==> flow/design.v <==
module Timer (
input  wire  Rst,
input  wire  Clk,
input  wire [1:0] Clk_Freq,
input  wire [2:0] Timer_Encoding,
input  wire Pause_Enable_T,
output reg  Time_Event
);
reg [15:0] Counter;
reg [15:0] Cycle_Counter;
reg [15:0] S_Counter;
reg [15:0] M_Counter;
localparam Clk_8MHz = 16'd122;
localparam Clk_4MHz = 16'd61;
localparam Clk_2MHz = 16'd31;
localparam Clk_1MHz = 16'd15;
reg  [15:0] D;
reg  [15:0] Q;
always @ (*)
begin
    case (Clk_Freq) 
        2'b00 : D = Clk_1MHz;
        2'b01 : D = Clk_2MHz;
        2'b10 : D = Clk_4MHz;
        2'b11 : D = Clk_8MHz;
    endcase
end
always @ (posedge Clk or negedge Rst)
begin
    if (!Rst)
        Q <= 16'd0;
    else 
        Q <= D;
end
localparam Min_1 = 16'd0;
localparam Min_2 = 16'd1;
localparam Min_5 = 16'd4;
reg  [15:0] D_2;
reg  [15:0] Q_2;
always @ (*)
begin
    case (Timer_Encoding) 
        3'b001:  D_2 = Min_2;
        3'b010:  D_2 = Min_5;
        3'b011:  D_2 = Min_2;
        3'b100:  D_2 = Min_1;
        default: D_2 = Min_1;
    endcase
end
always @ (posedge Clk or negedge Rst)
begin
    if (!Rst)
        Q_2 <= 16'd0;
    else 
        Q_2 <= D_2;
end
always @ (posedge Clk or negedge Rst)
begin
    if (!Rst)
        begin
            Counter       <= 16'h0000;
            Cycle_Counter <= 16'h0000;
            S_Counter     <= 16'h0000;
            M_Counter     <= 16'h0000;
            Time_Event    <= 1'b0;
        end
    else if (Pause_Enable_T ==1)
        begin
            Counter       <=  Counter;
            Cycle_Counter <=  Cycle_Counter;
            S_Counter     <=  S_Counter;
            M_Counter     <=  M_Counter;
        end
    else 
        begin
            if (Counter == 16'hFFFF)
                begin
                    Counter <= 16'h0000;
                    if (Cycle_Counter == Q )
                        begin
                            Cycle_Counter <= 16'h0000;
                            if (S_Counter == 16'd1)
                                begin
                                    S_Counter <=16'h0000;
                                    if (M_Counter == 16'd0)
                                        begin
                                            M_Counter  <= 16'h0000;
                                            Time_Event <= 1'b1;     
                                        end
                                    else
                                        begin
                                            Time_Event    <= 1'b0;
                                            M_Counter <= M_Counter + 1'b1;
                                        end
                                end 
                            else 
                                begin
                                    Time_Event    <= 1'b0;
                                    S_Counter <= S_Counter + 1'b1;
                                end
                        end
                    else
                        begin
                            Time_Event    <= 1'b0; 
                            Cycle_Counter <= Cycle_Counter + 1'b1;
                        end
                end
            else 
                begin
                    Time_Event    <= 1'b0;
                    Counter <= Counter + 1'b1;
                end
        end
end
endmodule
### Step by step through the tools: Timer

What the tools print for Timer, step after step.
Lines are those of the file above, counted from 1.
Operators: Yosys type, input widths -> output width; for muxes data width and select width s.
Library cell names are shortened.
The mark - stands for no value.

* top: Timer
* clock port: Clk
* standard-cell library: sky130hd
* library corner: tt_025C_1v80

### Word level

Counts by Yosys on the flattened word-level netlist (proc, flatten, opt, wreduce; memories kept). Register bits leave out memories and registers merged into their read ports (data or address); mux counts leave out enables and synchronous resets folded into registers. Print and check cells are left out. Cells with the same type and inputs are merged into one.

* add/subtract/negate cells: 4
* multiply operators: 0
* div/mod/pow operators: 0
* magnitude comparators: 0
* equal/unequal tests: 6
* shifts and indexed selects: 0
* multiplexer cells: 9
* bitwise logic cells: 1
* reduce/logical cells: 5

Operators by type and width (count)
* $add 16x1->16 const B: 4
* $pmux 16 s4: 1
* $mux 16: 4
* $eq 16x1->1 const B: 1
* $eq 16x16->1: 1
* $eq 16x16->1 const B: 1
* $logic_not 16->1: 1
* $eq 2x2->1 const B: 2
* $reduce_and 4->1: 1
* $mux 1: 4
* $reduce_and 3->1: 1
* $eq 2x1->1 const B: 1
* $logic_not 2->1: 1
* $reduce_and 2->1: 1
* $not 1->1: 1

* register bits: 81
* bits in latches: 0
* memory bits (writable): 0
* bits in read-only memories: 0
* clocked read ports x word width: 0
* memory cells: 0
* input port bits: 8
* output and inout port bits: 1
* word-level cells: 31

### Logic depth

Depth = most cells in a row (Yosys ltp): at word level without a register or memory, in the mapped netlist without a sequential cell, where the memories' decode and read muxes count.

* depth after elaboration: 5
* ABC_AREA: 0
* gate-level depth with buffers: 8
* depth with buffers taken out: 7

### Synthesis result

Yosys stat after the flow's synthesis: flattened, memories mapped to cells. It holds for the ABC_AREA given above (unset counts as 0); a run with the other value may have another netlist.
The area totals of this step are shown rounded.

Cell types
* dfrtp_1: count 71, total area 1.78E+03 µm²
* xor2_1: count 29, total area 253.994 µm²
* o21ai_0: count 30, total area 150.144 µm²
* nand4_1: count 21, total area 131.376 µm²
* nand2_1: count 30, total area 112.608 µm²
* xnor2_1: count 12, total area 105.101 µm²
* nor2_1: count 27, total area 101.347 µm²
* nand3_1: count 20, total area 100.096 µm²
* nor3_1: count 18, total area 90.086 µm²
* ha_1: count 6, total area 75.072 µm²
* and3_1: count 9, total area 56.304 µm²
* nand2b_1: count 9, total area 56.304 µm²
* o31ai_1: count 7, total area 52.55 µm²
* nor4_1: count 8, total area 50.048 µm²
* and4_1: count 5, total area 43.792 µm²
* inv_1: count 11, total area 41.29 µm²
* and2_1: count 6, total area 37.536 µm²
* nor4_2: count 3, total area 37.536 µm²

Other cell types: 21; their cells: 42.

* cells in the netlist: 364
* mapped area: 0.003607 mm²
* sequential area: 0.001777 mm²
* flip-flops: 71
* buffers: 10

### Path before layout

OpenSTA on the mapped netlist: ideal clock, no wires. The path of least setup slack (recovery checks aside). Input and output delay are each 20% of the period. Register names are those of the netlist, which keeps one name where synthesis merged equal registers.

* path type: register to register
* from: register Counter[0]
* to: register M_Counter[7]
* period: 2090 ps
* library setup time: 79 ps
* time at the first pin: 0 ps
* arrival: 2009 ps
* data required time: 2011 ps
* path slack: 2 ps
* path delay: 2088 ps
* stages: 8
* buffers on the path: 1
* synthesis period reached: 2088 ps

"path delay" is the arrival time less input delay plus setup time.
"stages": output pins that drive a net of the path, with the launching flip-flop's if there is one; two outputs of one cell count as two.
"synthesis period reached" = period - worst setup slack (recovery checks aside). The figure is calculated, with input and output delays left at 20% of the set period.
The rows between start and end are the longest chain of elaborated cells between them; the timing report does not say that the signal goes this way. Where chains are equally long, one stands for them.
Each line given opens the expression or statement behind the cell; cells for indexed reads and writes are added by Yosys, which also makes memories of some case tables.
At most two assigning lines are given for a register; there are more.

* path through: dfrtp_1 -> ha_1 -> nand4b_4 -> nor4_4 -> nand4_4 -> buf_6 -> nor4_2 -> xor2_1
* length of the longest elaborated chain: 2
* elaborated cells on any way between the ends: 2
* source lines of those cells: 1
* those cells by class: eq/ne: 1; reduce/logical: 1

Ends and longest elaborated chain, after synthesis
* start: declaration: line 9 `reg [15:0] Counter;`
* start: assignment: line 69 `Counter       <=  Counter;`
* start: assignment: line 111 `Counter <= Counter + 1'b1;`
* $eq 16x16->1: line 76 `if (Counter == 16'hFFFF)`
* $reduce_and 4->1
* end: assignment: line 72 `M_Counter     <=  M_Counter;`
* end: assignment: line 93 `M_Counter <= M_Counter + 1'b1;`
* end: declaration: line 12 `reg [15:0] M_Counter;`

### Worst path after layout

From the final timing report of stored run 1: the path of least setup slack in the routed layout; clock arrival at registers is part of the times.
The report prints the path's times to 10 ps; the period is as set.

* path type: register to register
* from: register S_Counter[1]
* to: register M_Counter[15]
* period: 2630 ps
* library setup time: 70 ps
* time at the first pin: 330 ps
* arrival: 2540 ps
* data required time: 2900 ps
* path slack: 360 ps
* stages: 8
* buffers on the path: 0

The rows between start and end are the longest chain of elaborated cells between them; the timing report does not say that the signal goes this way. Where chains are equally long, one stands for them.
At most two assigning lines are given for a register; there are more.

* path through: dfrtp_1 -> inv_1 -> ha_1 -> nor4b_1 -> nand4_1 -> or4_1 -> nor3_1 -> xor2_1
* length of the longest elaborated chain: 2
* elaborated cells on any way between the ends: 2
* source lines of those cells: 1
* those cells by class: eq/ne: 1; reduce/logical: 1

Ends and longest elaborated chain, after layout
* start: declaration: line 11 `reg [15:0] S_Counter;`
* start: assignment: line 71 `S_Counter     <=  S_Counter;`
* start: assignment: line 99 `S_Counter <= S_Counter + 1'b1;`
* $eq 16x1->1: line 82 `if (S_Counter == 16'd1)`
* $reduce_and 4->1
* end: assignment: line 72 `M_Counter     <=  M_Counter;`
* end: assignment: line 93 `M_Counter <= M_Counter + 1'b1;`
* end: declaration: line 12 `reg [15:0] M_Counter;`

## Implementation results

Record of 2 stored runs of the RTL-to-layout flow on Timer, platform sky130hd. The runs are unordered. Constraints: input delay and output delay 20% of the set period each, output load 0.01 pF.
"period reached": clock period set for the run, less the worst setup slack. It is reckoned from that one timing run; input and output delays stay at 20% of the period that was set.
"critical setup path time": the worst setup path's part of the clock period (all of it between registers, 20% less for each end at a port) less its slack. A launch clock that arrives late makes it longer, a capture clock that arrives late makes it shorter.
"overall power": no workload was simulated; the value follows from the tool's default switching activity.
"critical setup path time" is known to 10 ps.
Measured values are rounded.

### Stored run 1

==> flow/run.sh <==
#!/bin/bash
# the make line also repeats the synthesis and layout settings of config.mk as NAME=value (left out here)
make -C /OpenROAD-flow-scripts/flow DESIGN_CONFIG=/design/flow/config.mk WORK_HOME=/design/flow/orfs CLKGATE_MAP_FILE= finish
==> flow/config.mk <==
export PLATFORM = sky130hd
export DESIGN_NAME = Timer
export DESIGN_NICKNAME = Timer
export VERILOG_FILES = /design/flow/design.v
export SDC_FILE = /design/flow/constraint.sdc
export NUM_CORES = 4
export LEC_CHECK = 0
export CAP_MARGIN = 20
export CORE_MARGIN = 2
export CORE_UTILIZATION = 40
export SETUP_SLACK_MARGIN = -0.16
export SLEW_MARGIN = 20
==> flow/constraint.sdc <==
create_clock -name core_clock -period 2.63 [get_ports {Clk}]
set_input_delay 0.5260 -clock core_clock [delete_from_list [all_inputs] [get_ports {Clk}]]
set_output_delay 0.5260 -clock core_clock [all_outputs]
set_load 0.01 [all_outputs]

Results of stored run 1:
- Synthesized cell area: 0.003607 mm²
- Die outline area: 0.009794 mm²
- Area of the standard cells in the finished layout: 0.004104 mm²
- Utilization in the final report: 47.1 %
- Worst slack on setup checks: 355 ps
- Overall power: 2.404 mW
- Period reached: 2275 ps
- Critical setup path time: 2270 ps
- Critical path kind: register to register

### Stored run 2

==> flow/run.sh <==
#!/bin/bash
# the make line also repeats the synthesis and layout settings of config.mk as NAME=value (left out here)
make -C /OpenROAD-flow-scripts/flow DESIGN_CONFIG=/design/flow/config.mk WORK_HOME=/design/flow/orfs CLKGATE_MAP_FILE= finish
==> flow/config.mk <==
export PLATFORM = sky130hd
export DESIGN_NAME = Timer
export DESIGN_NICKNAME = Timer
export VERILOG_FILES = /design/flow/design.v
export SDC_FILE = /design/flow/constraint.sdc
export NUM_CORES = 4
export LEC_CHECK = 0
export CAP_MARGIN = 20
export CELL_PAD_IN_SITES_GLOBAL_PLACEMENT = 0
export CORE_MARGIN = 2
export CORE_UTILIZATION = 24
export CTS_CLUSTER_SIZE = 34
export HOLD_SLACK_MARGIN = 0.04
export PLACE_DENSITY_LB_ADDON = 0.14
export SETUP_SLACK_MARGIN = -0.03
export SLEW_MARGIN = 20
export TNS_END_PERCENT = 5
==> flow/constraint.sdc <==
create_clock -name core_clock -period 1.64 [get_ports {Clk}]
set_input_delay 0.3280 -clock core_clock [delete_from_list [all_inputs] [get_ports {Clk}]]
set_output_delay 0.3280 -clock core_clock [all_outputs]
set_load 0.01 [all_outputs]

Results of stored run 2:
- Synthesized cell area: 0.003607 mm²
- Die outline area: 0.01603 mm²
- Area of the standard cells in the finished layout: 0.005349 mm²
- Utilization in the final report: 36.7 %
- Worst slack on setup checks: -359 ps
- Overall power: 4.177 mW
- Period reached: 1999 ps
- Critical setup path time: 2000 ps
- Critical path kind: register to register
